==> flow/design.v <==
`timescale 1ns / 1ps
module lfsr8 #(
    parameter [7:0] SEED = 8'hC5                                                                    
)(
    input  wire clk,
    input  wire reset,    
    output reg  [7:0] q
);
    wire newbit = q[7] ^ q[5] ^ q[4] ^ q[3];
    always @(posedge clk) begin
        if (reset) begin
            if (SEED == 8'h00) q <= 8'h01;
            else q <= SEED;
        end else begin
            q <= { q[6:0], newbit };
        end
    end
endmodule
`timescale 1ns / 1ps
module rival_controller #(
    parameter integer BG_OFFSET_X     = 200,
    parameter integer BG_OFFSET_Y     = 150,
    parameter integer RIVAL_X_MIN_REL = 44,
    parameter integer RIVAL_X_MAX_REL = 104,
    parameter integer CAR_W = 14,
    parameter integer CAR_H = 16,
    parameter integer ROAD_HEIGHT = 240,
    parameter integer FRAME_THRESHOLD = 1,
    parameter integer DELTA_Y = 5,
    parameter [7:0] SEED = 8'hA5
)(
    input  wire        clk,                             
    input  wire        reset,                           
    input  wire        enable,                          
    input  wire [9:0]  hor_pix,                         
    input  wire [9:0]  ver_pix,
    output reg  [9:0]  rival_x,                         
    output reg  [9:0]  rival_y,                         
    output reg         respawned                        
);
    wire [7:0] lfsr_q_out;
    lfsr8 #(.SEED(SEED)) u_lfsr_inst (
        .clk(clk),
        .reset(reset),  
        .q(lfsr_q_out)
    );
    reg [7:0] lfsr_q_frozen;
    always @(posedge clk) begin
        if (reset) begin
            lfsr_q_frozen <= lfsr_q_out;
        end else if (enable) begin
            lfsr_q_frozen <= lfsr_q_out;
        end
    end
    localparam integer RIVAL_RANGE = (RIVAL_X_MAX_REL - RIVAL_X_MIN_REL + 1); 
    wire [6:0] rand7 = lfsr_q_frozen[6:0];  
    wire [13:0] mult = rand7 * RIVAL_RANGE;
    wire [6:0] scaled = mult[13:7];
    wire [9:0] spawn_x_rel = RIVAL_X_MIN_REL + scaled;
    wire [9:0] spawn_x_abs = BG_OFFSET_X + spawn_x_rel;
    wire frame_end = (hor_pix == 10'd799) && (ver_pix == 10'd479);
    localparam integer BOTTOM_Y_THRESH = BG_OFFSET_Y + ROAD_HEIGHT - CAR_H;
    reg [15:0] frame_reg_count;
    always @(posedge clk) begin
        if (reset) begin
            rival_x <= spawn_x_abs;
            rival_y <= BG_OFFSET_Y;
            frame_reg_count <= 0;
            respawned <= 1'b1;
        end else begin
            respawned <= 1'b0;
            if (enable) begin
                if (~frame_end) begin
                    if (frame_reg_count >= FRAME_THRESHOLD - 1) begin
                        frame_reg_count <= 0;
                        rival_y <= rival_y + DELTA_Y;
                    end else begin
                        frame_reg_count <= frame_reg_count + 1;
                    end
                end
                if (rival_y > BOTTOM_Y_THRESH) begin
                    rival_x <= spawn_x_abs;  
                    rival_y <= BG_OFFSET_Y;
                    frame_reg_count <= 0;
                    respawned <= 1'b1;
                end
            end
        end
    end
endmodule
* Tool chain data of rival_controller *
The steps from the RTL of rival_controller to its reports follow in flow order.
Lines are those of the file above, counted from 1.
Not given: n/a

inputs
  top = rival_controller
  clock port = clk
  standard-cell library = sky130hd
  timing corner = tt_025C_1v80

* Elaborated design *
Source: Yosys, flattened and elaborated, memories not mapped. Widths are those after wreduce. Registers that Yosys merges into a memory's read port (data or address) are not register bits. Print and check cells do not count. Equal cells are merged and count once.

storage and ports
  bits in registers = 52
  input port bits = 23
  elaborated cells = 39

operators by class
  $add $sub $neg = 4
  multipliers = 1
  order comparisons = 2
  equality and inequality tests = 3
  multiplexer cells = 13
  bitwise gates (word level) = 3
  reduce/logical cells = 7

operators with widths
  kind                                                         number
  multiplier 7 x 6 -> 13 bit with constant B                   1
  2-to-1 mux 10 bit                                            6
  2-to-1 mux 16 bit                                            3
  adder 16 x 1 -> 16 bit with constant B                       1
  greater-or-equal comparator 16 x 1 -> 1 bit with constant B  1
  2-to-1 mux 7 bit                                             2
  == test 10 bit with constant B                               1
  adder 10 x 3 -> 10 bit with constant B                       1
  > comparator 10 x 9 -> 1 bit with constant B                 1
  == test 10 x 9 -> 1 bit with constant B                      1
  adder 8 x 7 -> 9 bit with constant A                         1
  adder 6 x 6 -> 7 bit with constant A                         1
  nonzero test 2 bit                                           3
  AND reduction 2 bit                                          2
  XOR 1 bit                                                    3
  AND reduction 3 bit                                          1
  != test 2 x 1 -> 1 bit with constant B                       1
  2-to-1 mux 1 bit                                             2
  logical AND 1 bit                                            1

* Logic depth *
Depth = most cells in a row (Yosys ltp): at word level without a register or memory, in the mapped netlist without a sequential cell, where the memories' decode and read muxes count.

logic depth
  depth in word-level cells = 6
  ABC_AREA = 0
  gate-level depth with buffers = 14

* Netlist *
The flow's flattened synthesis, as Yosys stat reports it; memories are mapped. The netlist is that of the ABC_AREA named above (0 if unset); the other value can give another one.
The area totals of this step are shown rounded.

cell types
  cell                       number  total area (sq um)
  sky130_fd_sc_hd__edfxtp_1  16      480.461
  sky130_fd_sc_hd__dfxtp_1   19      380.365
  sky130_fd_sc_hd__ha_1      25      312.8
  sky130_fd_sc_hd__fa_1      14      280.269
  sky130_fd_sc_hd__inv_1     37      138.883
  sky130_fd_sc_hd__xnor2_1   7       61.309
  sky130_fd_sc_hd__a21o_1    6       45.043
  sky130_fd_sc_hd__nor2_1    10      37.536
  sky130_fd_sc_hd__or2_2     6       37.536
  sky130_fd_sc_hd__a21oi_1   7       35.034
  sky130_fd_sc_hd__nor2b_1   5       31.28
  sky130_fd_sc_hd__nand3_1   6       30.029
  sky130_fd_sc_hd__a221oi_1  3       26.275
  sky130_fd_sc_hd__a221oi_4  1       26.275
  sky130_fd_sc_hd__a31o_2    3       26.275
  sky130_fd_sc_hd__nand4b_1  3       26.275
  sky130_fd_sc_hd__xor2_1    3       26.275
  sky130_fd_sc_hd__and3_1    4       25.024

Other cell types: 31; their cells: 41.

synthesis totals
  cells in the netlist = 216
  chip area (Yosys) = 2360 sq um
  sequential part of the area = 861 sq um
  flip-flop cells = 35
  buffers = 1

By module: a second synthesis without flattening, with its own total; a netlist apart from the flattened one above.

second synthesis, totals
  cell total of the unflattened synthesis = 218
  area (unflattened synthesis) = 2380 sq um

Each row is one instance without its submodules.

by module
  module             times used  cells  area (sq um)  sequential area (sq um)
  rival_controller   1           199    2140          701
  lfsr8 #(SEED=165)  1           19     236           160

* Worst setup path after synthesis *
OpenSTA on the mapped netlist: ideal clock, no wires. The path of least setup slack (recovery checks aside). Input and output delay are each 20% of the period. Register names are those of the netlist, which keeps one name where synthesis merged equal registers.

path post-synthesis
  path kind = reg-to-reg
  start = reg lfsr_q_frozen[4]
  end = reg rival_x[8]
  clock period = 5.68 ns
  library setup time = 0.265 ns
  time at the first pin = 0.000 ns
  arrival = 3.913 ns
  data required time = 5.415 ns
  path slack = 1.502 ns
  delay of the path = 4.178 ns
  driving pins on the path = 15
  path buffers = 0
  period reached after synthesis = 4.178 ns

"delay of the path" = arrival - input delay + setup time.
"driving pins on the path": output pins that drive a net of the path, with the launching flip-flop's if there is one; two outputs of one cell count as two.
"period reached after synthesis" is the clock period less the worst setup slack; recovery checks do not enter. This is arithmetic on one report: input and output delays are still those of the set period (20% each).
Between the ends stands the longest chain of elaborated cells between them, by number of cells; it is not shown to be the way that was timed. Of several equally long chains one is given.
Each line given opens the expression or statement behind the cell; cells for indexed reads and writes are added by Yosys, which also makes memories of some case tables.

on the way, post-synthesis
  cell sequence = sky130_fd_sc_hd__edfxtp_1 > sky130_fd_sc_hd__inv_1 > sky130_fd_sc_hd__fa_1 > sky130_fd_sc_hd__inv_1 > sky130_fd_sc_hd__fa_1 > sky130_fd_sc_hd__inv_1 > sky130_fd_sc_hd__fa_1 > sky130_fd_sc_hd__inv_1 > sky130_fd_sc_hd__ha_1 > sky130_fd_sc_hd__and4b_4 > sky130_fd_sc_hd__a221o_2 > sky130_fd_sc_hd__a21boi_0 > sky130_fd_sc_hd__a221oi_1 > sky130_fd_sc_hd__ha_1 > sky130_fd_sc_hd__or3_1
  cells in the longest elaborated chain = 6

ends and longest elaborated chain, post-synthesis
  item                        RTL line  RTL
  from (decl)                 47        reg [7:0] lfsr_q_frozen;
  from (assign)               50        lfsr_q_frozen <= lfsr_q_out;
  from (assign)               52        lfsr_q_frozen <= lfsr_q_out;
  multiplier 7 x 6 -> 13 bit  57        wire [13:0] mult = rand7 * RIVAL_RANGE;
  adder 6 x 6 -> 7 bit        59        wire [9:0] spawn_x_rel = RIVAL_X_MIN_REL + scaled;
  adder 8 x 7 -> 9 bit        60        wire [9:0] spawn_x_abs = BG_OFFSET_X + spawn_x_rel;
  2-to-1 mux 10 bit           81        if (rival_y > BOTTOM_Y_THRESH) begin
  2-to-1 mux 10 bit           72        if (enable) begin
  2-to-1 mux 10 bit           65        if (reset) begin
  to (assign)                 66        rival_x <= spawn_x_abs;
  to (assign)                 82        rival_x <= spawn_x_abs;
  to (decl)                   37        output reg  [9:0]  rival_x,

* Timing after layout *
From the final timing report of run 1: the path of least setup slack in the routed layout; clock arrival at registers is part of the times.

path post-layout
  path kind = reg-to-reg
  start = reg lfsr_q_frozen[1]
  end = reg rival_x[8]
  clock period = 3.65 ns
  library setup time = 0.25 ns
  time at the first pin = 0.29 ns
  arrival = 3.96 ns
  data required time = 3.68 ns
  path slack = -0.28 ns
  driving pins on the path = 13
  path buffers = 0

Between the ends stands the longest chain of elaborated cells between them, by number of cells; it is not shown to be the way that was timed. Of several equally long chains one is given.

on the way, post-layout
  cell sequence = sky130_fd_sc_hd__edfxtp_1 > sky130_fd_sc_hd__fa_1 > sky130_fd_sc_hd__fa_1 > sky130_fd_sc_hd__inv_2 > sky130_fd_sc_hd__fa_1 > sky130_fd_sc_hd__inv_1 > sky130_fd_sc_hd__ha_1 > sky130_fd_sc_hd__and3_4 > sky130_fd_sc_hd__a221o_2 > sky130_fd_sc_hd__a21boi_2 > sky130_fd_sc_hd__a221oi_2 > sky130_fd_sc_hd__ha_2 > sky130_fd_sc_hd__or3_1
  cells in the longest elaborated chain = 6

ends and longest elaborated chain, post-layout
  item                        RTL line  RTL
  from (decl)                 47        reg [7:0] lfsr_q_frozen;
  from (assign)               50        lfsr_q_frozen <= lfsr_q_out;
  from (assign)               52        lfsr_q_frozen <= lfsr_q_out;
  multiplier 7 x 6 -> 13 bit  57        wire [13:0] mult = rand7 * RIVAL_RANGE;
  adder 6 x 6 -> 7 bit        59        wire [9:0] spawn_x_rel = RIVAL_X_MIN_REL + scaled;
  adder 8 x 7 -> 9 bit        60        wire [9:0] spawn_x_abs = BG_OFFSET_X + spawn_x_rel;
  2-to-1 mux 10 bit           81        if (rival_y > BOTTOM_Y_THRESH) begin
  2-to-1 mux 10 bit           72        if (enable) begin
  2-to-1 mux 10 bit           65        if (reset) begin
  to (assign)                 66        rival_x <= spawn_x_abs;
  to (assign)                 82        rival_x <= spawn_x_abs;
  to (decl)                   37        output reg  [9:0]  rival_x,

Memo
Re: implementation data of rival_controller

rival_controller through Yosys and OpenROAD on sky130hd: 2 stored runs, unordered, with their settings and measured results. The constraints put input and output delay at 20% of the set period each and load the outputs with 0.01 pF.
"clock period reached" is the run's clock period less its worst setup slack. It is reckoned from that one timing run; input and output delays stay at 20% of the period that was set.
"time used up by the worst setup path": the worst setup path's part of the clock period (all of it between registers, 20% less for each end at a port) less its slack. A launch clock that arrives late makes it longer, a capture clock that arrives late makes it shorter.
By "total power of the final layout" is meant OpenSTA's value without simulated activity: inputs other than the clock are taken to toggle once in ten clock periods, and the tool carries that through the logic.
Values from the reports are rounded here.
Settings: - = not set for that run.

item                                            run 1       run 2
period_ns                                       3.65        2.92
CORE_UTILIZATION                                29          18
SETUP_SLACK_MARGIN                              0.56        0.49
PLACE_DENSITY                                   0.8         -
CORE_MARGIN                                     10          2
CELL_PAD_IN_SITES_GLOBAL_PLACEMENT              2           -
CELL_PAD_IN_SITES_DETAIL_PLACEMENT              0           2
ABC_AREA                                        0           -
GPL_TIMING_DRIVEN                               1           -
GPL_ROUTABILITY_DRIVEN                          1           -
CTS_CLUSTER_SIZE                                45          95
SLEW_MARGIN                                     25          15
MIN_ROUTING_LAYER                               met2        -
MAX_ROUTING_LAYER                               met5        -
CAP_MARGIN                                      20          20
PLACE_DENSITY_LB_ADDON                          -           0.27
TNS_END_PERCENT                                 -           25
CTS_CLUSTER_DIAMETER                            -           39
area of the synthesized netlist (sq um)         2360        2360
die size (sq um)                                12100       14000
standard-cell area of the final layout (sq um)  3260        3470
post-route utilization (%)                      41.7        27.3
worst slack on setup checks (ns)                -0.279      -0.938
sum of negative setup slack (ns)                -0.742      -6.57
lowest hold slack (ns)                          0.436       0.441
total power of the final layout (mW)            2.38        3.40
clock period reached (ns)                       3.929       3.858
time used up by the worst setup path (ns)       3.93        3.86
class of the worst setup path                   reg-to-reg  reg-to-reg
